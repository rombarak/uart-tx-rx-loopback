==> flow/design.v <==
module baud_gen (clk, rst, tick);
    input  clk;
    input  rst;
    output reg tick;
    parameter CLK_FREQ  = 50_000_000;
    parameter BAUD_RATE = 9600;
    localparam integer DIVISOR = CLK_FREQ / (BAUD_RATE * 16);
    reg [31:0] counter;
    always @(posedge clk or posedge rst) begin
        if (rst) begin
            counter <= 0;
            tick    <= 0;
        end else begin
            if (counter == DIVISOR - 1) begin
                counter <= 0;
                tick    <= 1;
            end else begin
                counter <= counter + 1;
                tick    <= 0;
            end
        end
    end
endmodule
module uart_rx (clk, rst, tick, rx_line, rx_data, rx_done, rx_busy);
    input        clk;
    input        rst;
    input        tick;
    input        rx_line;
    output reg [7:0] rx_data;
    output reg   rx_done;
    output reg   rx_busy;
    parameter DATA_BITS = 8;
    localparam [1:0] S_IDLE  = 2'd0,
                     S_START = 2'd1,
                     S_DATA  = 2'd2,
                     S_STOP  = 2'd3;
    reg [1:0] state;
    reg [2:0] bit_idx;
    reg [7:0] shift_reg;
    reg [3:0] ticks_done; 
    always @(posedge clk or posedge rst) begin
        if (rst) begin
            state      <= S_IDLE;
            bit_idx    <= 3'd0;
            shift_reg  <= 8'd0;
            ticks_done <= 4'd0;  
            rx_data    <= 8'd0;
            rx_done    <= 1'b0;
            rx_busy    <= 1'b0;
        end else begin
            rx_done <= 1'b0;
            case (state)
                S_IDLE: begin
                    rx_busy <= 1'b0;
                    if (!rx_line) begin
                        rx_busy    <= 1'b1;
                        ticks_done <= 4'd0;
                        state      <= S_START;
                    end
                end
                S_START: begin
                    if (tick) begin
                        if (ticks_done == 7) begin  
                            if (!rx_line) begin
                                ticks_done <= 4'd0;
                                bit_idx    <= 3'd0;
                                state      <= S_DATA;
                            end else begin
                                state <= S_IDLE;
                            end
                        end else begin
                            ticks_done <= ticks_done + 4'd1;
                        end
                    end
                end
                S_DATA: begin
                    if (tick) begin
                        if (ticks_done == 15) begin  
                            ticks_done <= 4'd0;
                            shift_reg  <= {rx_line, shift_reg[7:1]};
                            if (bit_idx == (DATA_BITS-1))
                                state <= S_STOP;
                            else
                                bit_idx <= bit_idx + 3'd1;
                        end else begin
                            ticks_done <= ticks_done + 4'd1;
                        end
                    end
                end
                S_STOP: begin
                    if (tick) begin
                        if (ticks_done == 15) begin
                            if (rx_line) begin
                                rx_data <= shift_reg;
                                rx_done <= 1'b1;
                            end
                            state   <= S_IDLE;
                            rx_busy <= 1'b0;
                        end else begin
                            ticks_done <= ticks_done + 4'd1;
                        end
                    end
                end
                default: state <= S_IDLE;
            endcase
        end
    end
endmodule
module uart_top (clk, rst, tx_start, tx_data, rx_data, rx_done, tx_busy);
  input        clk;         
  input        rst;         
  input        tx_start;    
  input  [7:0] tx_data;     
  output [7:0] rx_data;     
  output       rx_done;     
  output       tx_busy;     
  wire tick;                
  wire tx_line;             
  baud_gen baud_inst (
    .clk (clk),             
    .rst (rst),             
    .tick(tick)             
  );
  uart_tx tx_inst (
    .clk      (clk),
    .rst      (rst),
    .tick     (tick),       
    .tx_start (tx_start),   
    .tx_data  (tx_data),    
    .tx_line  (tx_line),    
    .tx_busy  (tx_busy)     
  );
  uart_rx rx_inst (
    .clk      (clk),
    .rst      (rst),
    .tick     (tick),       
    .rx_line  (tx_line),    
    .rx_data  (rx_data),    
    .rx_done  (rx_done),    
    .rx_busy  ( )           
  );
endmodule
module uart_tx (clk, rst, tick, tx_start, tx_data, tx_line, tx_busy);
    input        clk;
    input        rst;
    input        tick;
    input        tx_start;
    input  [7:0] tx_data;
    output reg   tx_line;
    output reg   tx_busy;
    parameter DATA_BITS = 8;
    localparam [1:0] S_IDLE  = 2'd0,
                     S_START = 2'd1,
                     S_DATA  = 2'd2,
                     S_STOP  = 2'd3;
    reg [1:0] state;
    reg [2:0] bit_idx;
    reg [7:0] shift_reg;
    reg [3:0] ticks_done;  
    always @(posedge clk or posedge rst) begin
        if (rst) begin
            state      <= S_IDLE;
            bit_idx    <= 3'd0;
            shift_reg  <= 8'd0;
            tx_line    <= 1'b1;
            tx_busy    <= 1'b0;
            ticks_done <= 4'd0;
        end else begin
            case (state)
                S_IDLE: begin
                    tx_line <= 1'b1;
                    tx_busy <= 1'b0;
                    if (tx_start) begin
                        shift_reg  <= tx_data;
                        bit_idx    <= 3'd0;
                        tx_busy    <= 1'b1;
                        ticks_done <= 4'd0;
                        state      <= S_START;
                    end
                end
                S_START: begin
                    if (tick) begin
                        tx_line <= 1'b0;
                        if (ticks_done == 15) begin
                            ticks_done <= 4'd0;
                            state      <= S_DATA;
                        end else begin
                            ticks_done <= ticks_done + 4'd1;
                        end
                    end
                end
                S_DATA: begin
                    if (tick) begin
                        tx_line <= shift_reg[0];
                        if (ticks_done == 15) begin
                            ticks_done <= 4'd0;
                            shift_reg  <= {1'b0, shift_reg[7:1]};
                            if (bit_idx == (DATA_BITS-1))
                                state <= S_STOP;
                            else
                                bit_idx <= bit_idx + 3'd1;
                        end else begin
                            ticks_done <= ticks_done + 4'd1;
                        end
                    end
                end
                S_STOP: begin
                    if (tick) begin
                        tx_line <= 1'b1;
                        if (ticks_done == 15) begin
                            ticks_done <= 4'd0;
                            state      <= S_IDLE;
                            tx_busy    <= 1'b0;
                        end else begin
                            ticks_done <= ticks_done + 4'd1;
                        end
                    end
                end
                default: state <= S_IDLE;
            endcase
        end
    end
endmodule
==> Reports on uart_top <==
What the tools print for uart_top, step after step.
Line numbers count from 1 in the design file above.
Operators carry their Yosys type and port widths (W data, S select, Z words).
Library cell names are shortened.
{ "inputs": {"design": "uart_top", "clock": "clk", "cell_library": "sky130hd", "corner": "tt_025C_1v80"} }

==> After elaboration <==
Counts by Yosys on the flattened word-level netlist (proc, flatten, opt, wreduce; memories kept). Register bits leave out memories and registers merged into their read ports (data or address). Print and check cells are left out. Cells with the same type and inputs are merged into one.
{ "classes": {"add_sub_neg": 5, "equal": 33, "mux": 61, "n_reduce_logical": 19} }
{ "op_table": {"columns": ["op", "n"], "rows": [
  ["$mux W4", 10],
  ["$mux W2", 17],
  ["$add A32 B1 Y32 const B", 1],
  ["$eq A32 B9 Y1 const B", 1],
  ["$mux W32", 1],
  ["$mux W3", 10],
  ["$ne A2 B2 Y1 const B", 12],
  ["$mux W8", 3],
  ["$ne A2 B1 Y1 const B", 9],
  ["$reduce_and A9 Y1", 2],
  ["$pmux W8 S2", 1],
  ["$pmux W4 S4", 1],
  ["$pmux W2 S4", 2],
  ["$reduce_and A4 Y1", 3],
  ["$pmux W3 S2", 2],
  ["$mux W1", 11],
  ["$reduce_and A5 Y1", 2],
  ["$reduce_and A3 Y1", 3],
  ["$eq A2 B2 Y1 const B", 4],
  ["$add A4 B1 Y4 const B", 2],
  ["$eq A4 B4 Y1 const B", 2],
  ["$reduce_bool A4 Y1", 2],
  ["$pmux W4 S2", 1],
  ["$reduce_and A7 Y1", 1],
  ["$reduce_bool A2 Y1", 3],
  ["$add A3 B1 Y3 const B", 2],
  ["$eq A3 B3 Y1 const B", 2],
  ["$eq A2 B1 Y1 const B", 2]
]} }
Not listed: further kinds 5, cells in them 6.
{ "word_totals": {"regBits": 78, "output_inout_bits": 10, "wordCells": 132} }

==> Longest topological paths <==
Longest topological path by Yosys (ltp), each cell counted once; first at word level (registers and memories cut), then after technology mapping (sequential cells cut; the memories' decode and read muxes count).
{ "depth": {"ltp_word": 5, "abc_area": 0, "ltp_mapped": 6, "ltp_nobuf": 6} }

==> After synthesis <==
The flow's flattened synthesis, as Yosys stat reports it; memories are mapped. The netlist is that of the ABC_AREA named above (0 if unset); the other value can give another one.
{ "synth_totals": {"cell_count": 365, "mapped_area_um2": 3973.8, "seqArea_um2": 2055.7, "ffs": 82, "buffers": 11} }
{ "types": {"columns": ["type", "n", "area_total_um2"], "rows": [
  ["dfrtp_1", 79, 1.98E+03],
  ["nand2_1", 50, 187.68],
  ["xnor2_1", 20, 175.168],
  ["mux2_1", 10, 112.608],
  ["ha_1", 8, 100.096],
  ["mux2i_1", 10, 100.096],
  ["nand3_1", 18, 90.086],
  ["xor2_1", 10, 87.584],
  ["dfstp_2", 3, 78.826],
  ["nor3_2", 7, 70.067],
  ["mux2_2", 6, 67.565],
  ["nor2_1", 16, 60.058],
  ["nand4_1", 9, 56.304],
  ["o21ai_1", 11, 55.053],
  ["inv_1", 14, 52.55],
  ["o21ai_0", 9, 45.043],
  ["and4_1", 5, 43.792],
  ["nand4_4", 2, 42.541]
]} }
Not listed: further types 37, cells in them 78.
The figures by module come from a second, unflattened synthesis with its own total; it is not the netlist above.
{ "unflattened": {"hier_cells": 373, "area_unflattened_um2": 4011.3} }
Rows give one instance, submodules left out.
{ "modules": {"columns": ["mod", "instances", "n_cells", "mod_area_um2", "mod_seq_area_um2"], "rows": [
  ["baud_gen", 1, 140, 1566.5, 825.8],
  ["uart_rx", 1, 117, 1370.1, 726.9],
  ["uart_tx", 1, 116, 1074.8, 528.0],
  ["uart_top", 1, 0, 0.0, 0.0]
]} }

==> Timing after synthesis <==
OpenSTA on the mapped netlist: ideal clock, no wires. The path of least setup slack (recovery checks aside). Input and output delay are each 20% of the period. Register names are those of the netlist, which keeps one name where synthesis merged equal registers.
{ "synth_timing": {"kind": "register to register", "start": "register rx_inst.ticks_done[0]", "end": "register rx_inst.rx_data[0]", "period_ns": 1.75, "t_first_pin_ns": 0.000, "t_arrival_ns": 1.575, "required_ns": 1.623, "slack_ns": 0.047, "path_delay_ns": 1.702, "driving_pins": 6, "path_buffers": 1, "synth_period_reached_ns": 1.703} }
"path_delay_ns" = arrival - input delay + setup time.
"driving_pins" counts driving pins, that of a launching flip-flop among them; a cell with two outputs on the path counts twice.
"synth_period_reached_ns" = period - worst setup slack (recovery checks aside). The figure is calculated, with input and output delays left at 20% of the set period.
Between the ends stands the longest chain of elaborated cells between them, by number of cells; it is not shown to be the way that was timed. Of several equally long chains one is given.
Each line given opens the expression or statement behind the cell; cells for indexed reads and writes are added by Yosys, which also makes memories of some case tables.
A register here has more assigning lines than the two given.
{ "synth_via": {"path_cell_list": "dfrtp_1 > ha_1 > and4_1 > buf_2 > nand3_1 > mux2_1", "elab_chain_cells": 2, "cone_cells": 2, "classes_between": "eq/ne: 1; reduce/logical: 1"} }
{ "synth_lines": {"columns": ["element", "line_no", "text"], "rows": [
  ["start: declaration", 40, "reg [3:0] ticks_done;"],
  ["start: assignment", 72, "ticks_done <= ticks_done + 4'd1;"],
  ["start: assignment", 86, "ticks_done <= ticks_done + 4'd1;"],
  ["$eq A4 B4 Y1", 92, "if (ticks_done == 15) begin"],
  ["$reduce_and A4 Y1", null, null],
  ["end: assignment", 47, "rx_data    <= 8'd0;"],
  ["end: assignment", 94, "rx_data <= shift_reg;"],
  ["end: declaration", 29, "output reg [7:0] rx_data;"]
]} }

==> Path in the finished layout <==
From the final timing report of stored run 1: the path of least setup slack in the routed layout; clock arrival at registers is part of the times.
{ "layout_timing": {"kind": "register to register", "start": "register baud_inst.counter[1]", "end": "register baud_inst.counter[20]", "period_ns": 1.28, "t_first_pin_ns": 0.35, "t_arrival_ns": 1.80, "required_ns": 1.56, "slack_ns": -0.24, "driving_pins": 8, "path_buffers": 2} }
Between the ends stands the longest chain of elaborated cells between them, by number of cells; it is not shown to be the way that was timed. Of several equally long chains one is given.
A register here has more assigning lines than the two given.
{ "layout_via": {"path_cell_list": "dfrtp_1 > ha_4 > nand3_4 > buf_12 > nor4_4 > buf_4 > and3_4 > xor2_1", "elab_chain_cells": 2, "cone_cells": 3, "lines_between": 2, "classes_between": "add/sub: 1; eq/ne: 1; mux: 1"} }
{ "layout_lines": {"columns": ["element", "line_no", "text"], "rows": [
  ["start: declaration", 8, "reg [31:0] counter;"],
  ["start: assignment", 11, "counter <= 0;"],
  ["start: assignment", 18, "counter <= counter + 1;"],
  ["$add A32 B1 Y32", 18, null],
  ["$mux W32", 14, "if (counter == DIVISOR - 1) begin"],
  ["end: assignment", 15, "counter <= 0;"],
  ["end: assignment", 18, null],
  ["end: declaration", 8, null]
]} }

Lab notebook: uart_top

Measured data: module uart_top, platform sky130hd, 2 stored runs of the flow under differing settings, order arbitrary. Input and output delays are each 20% of the period that was set; the output load is 0.01 pF.
"worst setup path time (ns)": the worst setup path's part of the clock period (all of it between registers, 20% less for each end at a port) less its slack. A launch clock that arrives late makes it longer, a capture clock that arrives late makes it shorter.
"finish__power__total": no workload was simulated; the value follows from the tool's default switching activity.

settings of stored run 1
{
  "period_ns": 1.28,
  "CORE_UTILIZATION": 38,
  "CORE_MARGIN": 3,
  "CELL_PAD_IN_SITES_GLOBAL_PLACEMENT": 2,
  "CTS_CLUSTER_DIAMETER": 81,
  "MIN_ROUTING_LAYER": "met1",
  "CAP_MARGIN": 20,
  "SLEW_MARGIN": 20
}
report of stored run 1
yosys chip area after synthesis (um^2): 3973.8
finish__design__die__area: 11720.2
finish__design__instance__area__stdcell: 6022.0
finish__timing__setup__ws: -0.237
finish__timing__setup__tns: -10.481
finish__timing__hold__ws: 0.318
finish__power__total: 5.027e-03
worst setup path time (ns): 1.52
worst setup path kind: register to register

settings of stored run 2
{
  "period_ns": 1.37,
  "CORE_UTILIZATION": 71,
  "SETUP_SLACK_MARGIN": -0.04,
  "PLACE_DENSITY_LB_ADDON": 0.25,
  "CELL_PAD_IN_SITES_GLOBAL_PLACEMENT": 0,
  "TNS_END_PERCENT": 60,
  "GPL_ROUTABILITY_DRIVEN": 0,
  "CAP_MARGIN": 20,
  "SLEW_MARGIN": 25,
  "MAX_ROUTING_LAYER": "met4",
  "CORE_MARGIN": 2
}
report of stored run 2: did not finish, cts, DPL-0033
